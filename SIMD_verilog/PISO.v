==> flow/design.v <==
module PISO
#(parameter bw= 32)
(
	input rst,
	input clk,
	input send,
	input wire [bw-1:0]data_in,
	output data_out
);
reg [bw-1:0]tmp;
assign data_out = tmp[bw-1];
always@(posedge clk)begin
	if(rst) tmp <= 0;
	if(send) tmp <= {tmp[bw-2:0], 1'b0};
	else tmp <= data_in;
end
endmodule 
# Tool chain data of PISO
# Tool output for the design above, in the order of the flow.
# Line numbers count from 1 in the design file above.
design:
  design: "PISO"
  clock_port: "clk"
  library: "sky130hd"
  lib_corner: "tt_025C_1v80"

# After elaboration
# Counts by Yosys on the flattened word-level netlist (proc, flatten, opt, wreduce; memories kept). Register bits leave out memories and registers merged into their read ports (data or address). Print and check cells are left out. Cells with the same type and inputs are merged into one.
word_totals:
  register_bits: 32
  out_inout_bits: 1
  wordCells: 3
  input_bits: 35
classes:
  muxes: 1
ops:
  columns: ["op", "count"]
  rows:
  - ["32-bit 2-to-1 mux", 1]

# Logic depth
# Yosys ltp: most cells in a row. Word level: on the elaborated netlist, between registers, memories and ports. Mapped: between sequential cells and ports; inverters and the memories' decode and read muxes count.
logic_depth:
  depth_word: 1
  abc_area: 0
  ltp_mapped: 3
  depth_no_buf: 1

# Mapped cells and area
# Source: synth_stat.txt of the flow (Yosys; design flattened, memories mapped). It holds for the ABC_AREA given above (unset counts as 0); a run with the other value may have another netlist.
# Totals and module areas in this step are rounded.
synth_totals:
  buf_cells: 4
  mapped_area_um2: 1180
  cell_count: 68
  seqArea_um2: 641
  flip_flops: 32
by_type:
  columns: ["cell_type", "count", "type_area_um2"]
  rows:
  - ["sky130_fd_sc_hd__dfxtp_1", 32, 640.614]
  - ["sky130_fd_sc_hd__mux2_4", 29, 435.418]
  - ["sky130_fd_sc_hd__buf_12", 3, 60.058]
  - ["sky130_fd_sc_hd__mux2_2", 2, 22.522]
  - ["sky130_fd_sc_hd__buf_6", 1, 11.261]
  - ["sky130_fd_sc_hd__nor2b_1", 1, 6.256]

# Path before layout
# OpenSTA on the mapped netlist: ideal clock, no wires. The path of least setup slack (recovery checks aside). Input and output delay are each 20% of the period. Register names are those of the netlist, which keeps one name where synthesis merged equal registers.
synth_path:
  kind: "input port to flip-flop"
  startpoint: "input send"
  endpoint: "register tmp[10]"
  setup_ns: 0.121
  path_stages: 3
  launch_ns: 0.189
  input_delay_ns: 0.189
  path_delay_ns: 0.662
  path_buffers: 2
  arrival_ns: 0.730
  setup_slack_ns: 0.092
  required_ns: 0.822
  period_ns: 0.943
  period_less_setup_slack_ns: 0.851
# "path_delay_ns" is the arrival time less input delay plus setup time.
# "path_stages" counts driving pins, that of a launching flip-flop among them; a cell with two outputs on the path counts twice.
# "period_less_setup_slack_ns" is the clock period less the worst setup slack; recovery checks do not enter. This is arithmetic on one report: input and output delays are still those of the set period (20% each).
# The rows between start and end are the longest chain of elaborated cells between them; the timing report does not say that the signal goes this way. Where chains are equally long, one stands for them.
# A line is the first line of the expression or statement that the cell stems from. Yosys adds cells for indexed reads and writes and turns some case tables into memories.
# At most two assigning lines are given for a register; there are more.
synth_between:
  cell_sequence: "sky130_fd_sc_hd__buf_6 -> sky130_fd_sc_hd__buf_12 -> sky130_fd_sc_hd__mux2_4"
  elab_chain_len: 1
  cone_cells: 1
  cone_lines: 1
  classes_between: "mux (1)"
synth_rtl:
  columns: ["item", "line", "source"]
  rows:
  - ["start: declaration", 6, "input send,"]
  - ["32-bit 2-to-1 mux", 14, "if(send) tmp <= {tmp[bw-2:0], 1'b0};"]
  - ["end: assignment", 14, null]
  - ["end: assignment", 15, "else tmp <= data_in;"]
  - ["end: declaration", 10, "reg [bw-1:0]tmp;"]

# Timing after layout
# Path of least setup slack in the final report of run 1 (OpenROAD, finished layout, wires in). Where an end is a register, its clock arrival counts in the times.
layout_path:
  kind: "flip-flop to output port"
  startpoint: "register tmp[31]"
  endpoint: "output data_out"
  period_ns: 0.742
  launch_ns: 0.28
  path_stages: 2
  required_ns: 0.59
  output_delay_ns: 0.15
  arrival_ns: 0.71
  path_buffers: 1
  setup_slack_ns: -0.11
# At most two assigning lines are given for a register; there are more.
layout_between:
  cell_sequence: "sky130_fd_sc_hd__dfxtp_1 -> sky130_fd_sc_hd__buf_2"
  elab_chain_len: 0
  cone_cells: 0
  cone_lines: 0
layout_rtl:
  columns: ["item", "line", "source"]
  rows:
  - ["start: declaration", 10, "reg [bw-1:0]tmp;"]
  - ["start: assignment", 14, "if(send) tmp <= {tmp[bw-2:0], 1'b0};"]
  - ["start: assignment", 15, "else tmp <= data_in;"]
  - ["end: declaration", 8, "output data_out"]

Hand-over note for PISO

Module PISO, platform sky130hd: 2 stored runs of the flow (Yosys, OpenROAD) with differing settings, in no particular order. Input and output delays are each 20% of the period that was set; the output load is 0.01 pF.
By "period_less_ws_ns" is meant the clock period of the run minus its worst setup slack. This is arithmetic on one report: input and output delays are still those of the set period (20% each).
"timing.worst_path_ns" = time allowed to the worst setup path (clock period - input delay - output delay, where it has them) - its slack; a late launch clock adds to it, a late capture clock takes from it.
"power_total_uw": no workload was simulated; the value follows from the tool's default switching activity.
Values from the reports are rounded here.

--- run 1 ---
==> flow/run.sh <==
#!/bin/bash
# the make line also repeats the synthesis and layout settings of config.mk as NAME=value (left out here)
make -C /OpenROAD-flow-scripts/flow DESIGN_CONFIG=/design/flow/config.mk WORK_HOME=/design/flow/orfs CLKGATE_MAP_FILE= finish
==> flow/config.mk <==
export PLATFORM = sky130hd
export DESIGN_NAME = PISO
export DESIGN_NICKNAME = PISO
export VERILOG_FILES = /design/flow/design.v
export SDC_FILE = /design/flow/constraint.sdc
export NUM_CORES = 4
export LEC_CHECK = 0
export CAP_MARGIN = 20
export CELL_PAD_IN_SITES_DETAIL_PLACEMENT = 0
export CELL_PAD_IN_SITES_GLOBAL_PLACEMENT = 0
export CORE_ASPECT_RATIO = 1.32
export CORE_MARGIN = 2
export CORE_UTILIZATION = 28
export CTS_CLUSTER_SIZE = 87
export HOLD_SLACK_MARGIN = 0.1
export MAX_ROUTING_LAYER = met4
export PLACE_DENSITY_LB_ADDON = 0.23
export SLEW_MARGIN = 40
export TNS_END_PERCENT = 5
==> flow/constraint.sdc <==
create_clock -name core_clock -period 0.742 [get_ports {clk}]
set_input_delay 0.1484 -clock core_clock [delete_from_list [all_inputs] [get_ports {clk}]]
set_output_delay 0.1484 -clock core_clock [all_outputs]
set_load 0.01 [all_outputs]

==> results, as YAML <==
results:
  die_footprint_um2: 4740
  final_hold_ws_ns: 0.296
  synth_area_um2: 1180
  worstSetupSlack_ns: -0.113
  period_less_ws_ns: 0.855
  tns_setup_ns: -0.113
  timing.worst_path_ns: 0.71
  timing.worst_path_kind: "flip-flop to output port"
  finish.stdcell_area_um2: 1660
  fin_util_pct: 40.5
  power_total_uw: 4060

--- run 2 ---
==> flow/run.sh <==
#!/bin/bash
# the make line also repeats the synthesis and layout settings of config.mk as NAME=value (left out here)
make -C /OpenROAD-flow-scripts/flow DESIGN_CONFIG=/design/flow/config.mk WORK_HOME=/design/flow/orfs CLKGATE_MAP_FILE= finish
==> flow/config.mk <==
export PLATFORM = sky130hd
export DESIGN_NAME = PISO
export DESIGN_NICKNAME = PISO
export VERILOG_FILES = /design/flow/design.v
export SDC_FILE = /design/flow/constraint.sdc
export NUM_CORES = 4
export LEC_CHECK = 0
export CAP_MARGIN = 20
export CELL_PAD_IN_SITES_DETAIL_PLACEMENT = 1
export CORE_MARGIN = 4
export CORE_UTILIZATION = 52
export GPL_ROUTABILITY_DRIVEN = 1
export GPL_TIMING_DRIVEN = 1
export MAX_ROUTING_LAYER = met4
export MIN_ROUTING_LAYER = met2
export PLACE_DENSITY_LB_ADDON = 0.1
export SLEW_MARGIN = 20
export TNS_END_PERCENT = 15
==> flow/constraint.sdc <==
create_clock -name core_clock -period 0.608 [get_ports {clk}]
set_input_delay 0.1216 -clock core_clock [delete_from_list [all_inputs] [get_ports {clk}]]
set_output_delay 0.1216 -clock core_clock [all_outputs]
set_load 0.01 [all_outputs]

==> results, as YAML <==
outcome: "incomplete, routing halted on DPL-0033"

End of note.
